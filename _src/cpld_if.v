==> flow/design.v <==
`timescale 1ns/1ps
`default_nettype none
module cpld_if(
  input  wire clk,
  input  wire rst,
  input  wire [7:0] led,
  input  wire [3:0] dig0,
  input  wire [3:0] dig1,
  output wire [7:0] sw,
  output wire cpld_rstn,
  output wire cpld_clk,
  output wire cpld_load,
  output wire cpld_mosi,
  output wire [15:0] miso_out_array,
  input  wire cpld_miso
);
assign cpld_rstn = ~rst;
reg [14:0] cntr;
always @ (posedge clk)
	cntr <= cntr + 1;
wire dig_sel;
wire [3:0] bit_sel;
assign dig_sel  = cntr[14];
assign bit_sel  = cntr[13:10];
assign cpld_clk = cntr[9];
wire cpld_clk_fall;
assign cpld_clk_fall = (cntr[9:0] == 10'b1111111111);
wire [3:0] dig_mux;
assign dig_mux = (dig_sel) ? dig0 : dig1;
reg [7:0] seg_dec;
always @(dig_mux)
case (dig_mux)
	4'b0001 : seg_dec = 8'b11111001;    
	4'b0010 : seg_dec = 8'b10100100;    
	4'b0011 : seg_dec = 8'b10110000;    
	4'b0100 : seg_dec = 8'b10011001;    
	4'b0101 : seg_dec = 8'b10010010;    
	4'b0110 : seg_dec = 8'b10000010;    
	4'b0111 : seg_dec = 8'b11111000;    
	4'b1000 : seg_dec = 8'b10000000;    
	4'b1001 : seg_dec = 8'b10010000;    
	4'b1010 : seg_dec = 8'b10001000;    
	4'b1011 : seg_dec = 8'b10000011;    
	4'b1100 : seg_dec = 8'b11000110;    
	4'b1101 : seg_dec = 8'b10100001;    
	4'b1110 : seg_dec = 8'b10000110;    
	4'b1111 : seg_dec = 8'b10001110;    
	default : seg_dec = 8'b11000000;    
endcase
wire [15:0] bit_mux_in;
assign bit_mux_in = {~seg_dec, led};
assign cpld_load = (bit_sel==15);
assign cpld_mosi = bit_mux_in[bit_sel];
reg [15:0] miso_shr;
always @ (posedge clk)
if (cpld_clk_fall)
	miso_shr <= {cpld_miso, miso_shr[15:1]};
reg [15:0] miso_out_reg;
always @ (posedge clk)
if (cpld_clk_fall & cpld_load)
	miso_out_reg <= miso_shr;
assign miso_out_array = miso_out_reg;
assign sw = miso_out_reg[7:0];
endmodule
* Reports on cpld_if
Tool output for the design above, in the order of the flow. Line numbers count from 1 in the design file above. Operators: Yosys type, input widths -> output width; for muxes data width and select width s. The mark -- stands for no value.
Design: top module cpld_if, clock clk, standard-cell library sky130hd, timing corner tt_025C_1v80

* Elaborated design
Source: Yosys, flattened and elaborated, memories not mapped. Widths are those after wreduce; folded enables and synchronous resets count as part of the registers. Registers that Yosys merges into a memory's read port (data or address) are not register bits. Print and check cells do not count. Equal cells are merged and count once. Yosys's memory passes give these memory sizes; they may raise the number of words (mostly to a power of two), join words into wider ones and drop unused or constant bits.
Word-level totals: register bits after elaboration 47, memory bits (read-only) 112, memories kept 1, input port bits 19, output and inout port bits 28, elaborated cells 12
Memories:
- (no name shown) | depth 16, width 7, rd ports 1, wr ports 0, line 32 | case (dig_mux)
Cells by class: $add $sub $neg 1, equal/unequal tests 2, shift-type cells 1, mux-type cells 1, bitwise logic cells 3
Operators with widths (count):
- $shiftx 16x4->1 | 1
- $add 15x1->15 const B | 1
- $eq 10x10->1 const B | 1
- $not 8->8 | 1
- $eq 4x4->1 const B | 1
- $mux 4 | 1
- $and 1x1->1 | 1
- $not 1->1 | 1

* Depth
Depth = most cells in a row (Yosys ltp): at word level without a register or memory, in the mapped netlist without a sequential cell, where the memories' decode and read muxes count.
Logic depth: word-level depth 2, ABC_AREA 0, depth in mapped cells 10, mapped depth without buffers 9

* Mapped cells and area
The flow's flattened synthesis, as Yosys stat reports it; memories are mapped. The netlist is that of the ABC_AREA named above (0 if unset); the other value can give another one. The area totals of this step are shown rounded.
Cells by type:
- sky130_fd_sc_hd__edfxtp_1 | count 32, area in all 960.922 um^2
- sky130_fd_sc_hd__dfxtp_1 | count 15, area in all 300.288 um^2
- sky130_fd_sc_hd__ha_1 | count 8, area in all 100.096 um^2
- sky130_fd_sc_hd__xnor2_1 | count 9, area in all 78.826 um^2
- sky130_fd_sc_hd__buf_4 | count 8, area in all 60.058 um^2
- sky130_fd_sc_hd__mux4_2 | count 2, area in all 45.043 um^2
- sky130_fd_sc_hd__xor2_1 | count 5, area in all 43.792 um^2
- sky130_fd_sc_hd__nand2_1 | count 9, area in all 33.782 um^2
- sky130_fd_sc_hd__mux2_4 | count 2, area in all 30.029 um^2
- sky130_fd_sc_hd__nand3_1 | count 6, area in all 30.029 um^2
- sky130_fd_sc_hd__o21ai_0 | count 5, area in all 25.024 um^2
- sky130_fd_sc_hd__a211oi_1 | count 3, area in all 22.522 um^2
- sky130_fd_sc_hd__inv_1 | count 6, area in all 22.522 um^2
- sky130_fd_sc_hd__mux2i_4 | count 1, area in all 22.522 um^2
- sky130_fd_sc_hd__nor2_1 | count 6, area in all 22.522 um^2
- sky130_fd_sc_hd__mux2i_1 | count 2, area in all 20.019 um^2
- sky130_fd_sc_hd__and3_1 | count 3, area in all 18.768 um^2
- sky130_fd_sc_hd__a21oi_1 | count 3, area in all 15.014 um^2
Not listed: further types 19, cells in them 22.
Mapped netlist: mapped cells 147, mapped area 2017 um^2, sequential area 1261 um^2, flip-flop cells 47, buffer cells 12

* Worst setup path after synthesis
OpenSTA on the mapped netlist: ideal clock, no wires. The path of least setup slack (recovery checks aside). Input and output delay are each 20% of the period. Register names are those of the netlist, which keeps one name where synthesis merged equal registers.
Timing path after synthesis: path type input to output, start point input port dig0[1], end point output port cpld_mosi, clock period 2.83 ns, input delay 0.566 ns, external output delay 0.566 ns, launch time at the first pin 0.566 ns, arrival time 1.982 ns, required time 2.264 ns, path slack 0.282 ns, path delay 1.416 ns, stages 8, buffers on the path 0, period reached after synthesis 2.548 ns
"path delay" is the arrival time less input delay plus setup time. A path that ends at an output port has no setup time. "stages": output pins that drive a net of the path, with the launching flip-flop's if there is one; two outputs of one cell count as two. "period reached after synthesis" is the clock period less the worst setup slack; recovery checks do not enter. This is arithmetic on one report: input and output delays are still those of the set period (20% each). The rows between start and end are the longest chain of elaborated cells between them; the timing report does not say that the signal goes this way. Where chains are equally long, one stands for them. Each line given opens the expression or statement behind the cell; cells for indexed reads and writes are added by Yosys, which also makes memories of some case tables. The chain passes a memory read, where the word-level depth is cut; so it can be longer than that depth.
Between the ends, after synthesis: path through sky130_fd_sc_hd__mux2i_1 -> sky130_fd_sc_hd__inv_1 -> sky130_fd_sc_hd__ha_1 -> sky130_fd_sc_hd__a211o_2 -> sky130_fd_sc_hd__a21oi_1 -> sky130_fd_sc_hd__a21oi_1 -> sky130_fd_sc_hd__o21ai_0 -> sky130_fd_sc_hd__a211oi_2, length of the longest elaborated chain 4, elaborated cells on any way between the ends 4, source lines of those cells 4, those cells by class shift: 1; mux: 1; logic: 1; memory: 1
RTL lines, path after synthesis:
- start: declaration | line 7 | input  wire [3:0] dig0,
- $mux 4 | line 29 | assign dig_mux = (dig_sel) ? dig0 : dig1;
- $mem_v2 16x7 | line 32 | case (dig_mux)
- $not 8->8 | line 51 | assign bit_mux_in = {~seg_dec, led};
- $shiftx 16x4->1 | line 53 | assign cpld_mosi = bit_mux_in[bit_sel];
- end: declaration | line 13 | output wire cpld_mosi,

* Path in the finished layout
From the final timing report of entry A: the path of least setup slack in the routed layout; clock arrival at registers is part of the times.
Timing path post-layout: path type input to output, start point input port dig1[1], end point output port cpld_mosi, clock period 2.96 ns, input delay 0.59 ns, external output delay 0.59 ns, launch time at the first pin 0.59 ns, arrival time 2.30 ns, required time 2.37 ns, path slack 0.07 ns, stages 11, buffers on the path 4
The rows between start and end are the longest chain of elaborated cells between them; the timing report does not say that the signal goes this way. Where chains are equally long, one stands for them. The chain passes a memory read, where the word-level depth is cut; so it can be longer than that depth.
Between the ends, post-layout: path through sky130_fd_sc_hd__clkdlybuf4s15_1 -> sky130_fd_sc_hd__mux2i_2 -> sky130_fd_sc_hd__buf_4 -> sky130_fd_sc_hd__buf_4 -> sky130_fd_sc_hd__ha_2 -> sky130_fd_sc_hd__o21ai_1 -> sky130_fd_sc_hd__o21ai_1 -> sky130_fd_sc_hd__a211oi_2 -> sky130_fd_sc_hd__a211oi_2 -> sky130_fd_sc_hd__a211oi_2 -> sky130_fd_sc_hd__buf_2, length of the longest elaborated chain 4, elaborated cells on any way between the ends 4, source lines of those cells 4, those cells by class shift: 1; mux: 1; logic: 1; memory: 1
RTL lines, path post-layout:
- start: declaration | line 8 | input  wire [3:0] dig1,
- $mux 4 | line 29 | assign dig_mux = (dig_sel) ? dig0 : dig1;
- $mem_v2 16x7 | line 32 | case (dig_mux)
- $not 8->8 | line 51 | assign bit_mux_in = {~seg_dec, led};
- $shiftx 16x4->1 | line 53 | assign cpld_mosi = bit_mux_in[bit_sel];
- end: declaration | line 13 | output wire cpld_mosi,

FLOW RESULTS
============

Flow measurements of cpld_if on sky130hd: 2 stored runs with different settings, listed in no order. Input and output delays are each 20% of the period that was set; the output load is 0.01 pF.
By "reached clock period" is meant the clock period of the run minus its worst setup slack. This is arithmetic on one report: input and output delays are still those of the set period (20% each).
"total design power" is the tool's figure for a default switching activity; nothing was simulated.
The results are shown rounded.

[entry A] flow files
==> flow/run.sh <==
#!/bin/bash
# the make line also repeats the synthesis and layout settings of config.mk as NAME=value (left out here)
make -C /OpenROAD-flow-scripts/flow DESIGN_CONFIG=/design/flow/config.mk WORK_HOME=/design/flow/orfs CLKGATE_MAP_FILE= finish
==> flow/config.mk <==
export PLATFORM = sky130hd
export DESIGN_NAME = cpld_if
export DESIGN_NICKNAME = cpld_if
export VERILOG_FILES = /design/flow/design.v
export SDC_FILE = /design/flow/constraint.sdc
export NUM_CORES = 4
export LEC_CHECK = 0
export ABC_AREA = 0
export CAP_MARGIN = 20
export CORE_ASPECT_RATIO = 0.85
export CORE_MARGIN = 2
export CORE_UTILIZATION = 64
export PLACE_DENSITY_LB_ADDON = 0.07
export SETUP_SLACK_MARGIN = 0.32
export SLEW_MARGIN = 20
==> flow/constraint.sdc <==
create_clock -name core_clock -period 2.96 [get_ports {clk}]
set_input_delay 0.5920 -clock core_clock [delete_from_list [all_inputs] [get_ports {clk}]]
set_output_delay 0.5920 -clock core_clock [all_outputs]
set_load 0.01 [all_outputs]

[entry A] result: mapped cell area after synthesis 2017 um^2; total design power 1181 µW; reached clock period 2.887 ns; total die area 3618 um^2; worst setup slack after layout 0.073 ns; standard-cell area of the final layout 2760 um^2; smallest hold slack 0.441 ns

[entry B] flow files
==> flow/run.sh <==
#!/bin/bash
# the make line also repeats the synthesis and layout settings of config.mk as NAME=value (left out here)
make -C /OpenROAD-flow-scripts/flow DESIGN_CONFIG=/design/flow/config.mk WORK_HOME=/design/flow/orfs CLKGATE_MAP_FILE= finish
==> flow/config.mk <==
export PLATFORM = sky130hd
export DESIGN_NAME = cpld_if
export DESIGN_NICKNAME = cpld_if
export VERILOG_FILES = /design/flow/design.v
export SDC_FILE = /design/flow/constraint.sdc
export NUM_CORES = 4
export LEC_CHECK = 0
export CAP_MARGIN = 20
export CELL_PAD_IN_SITES_DETAIL_PLACEMENT = 0
export CELL_PAD_IN_SITES_GLOBAL_PLACEMENT = 3
export CORE_ASPECT_RATIO = 1.89
export CORE_MARGIN = 3
export CORE_UTILIZATION = 41
export GPL_ROUTABILITY_DRIVEN = 1
export GPL_TIMING_DRIVEN = 0
export PLACE_DENSITY_LB_ADDON = 0.16
export SLEW_MARGIN = 30
export TNS_END_PERCENT = 5
==> flow/constraint.sdc <==
create_clock -name core_clock -period 2.61 [get_ports {clk}]
set_input_delay 0.5220 -clock core_clock [delete_from_list [all_inputs] [get_ports {clk}]]
set_output_delay 0.5220 -clock core_clock [all_outputs]
set_load 0.01 [all_outputs]

[entry B] result: mapped cell area after synthesis 2017 um^2; total design power 1389 µW; reached clock period 2.781 ns; total die area 5839 um^2; worst setup slack after layout -0.171 ns; standard-cell area of the final layout 2768 um^2; smallest hold slack 0.421 ns
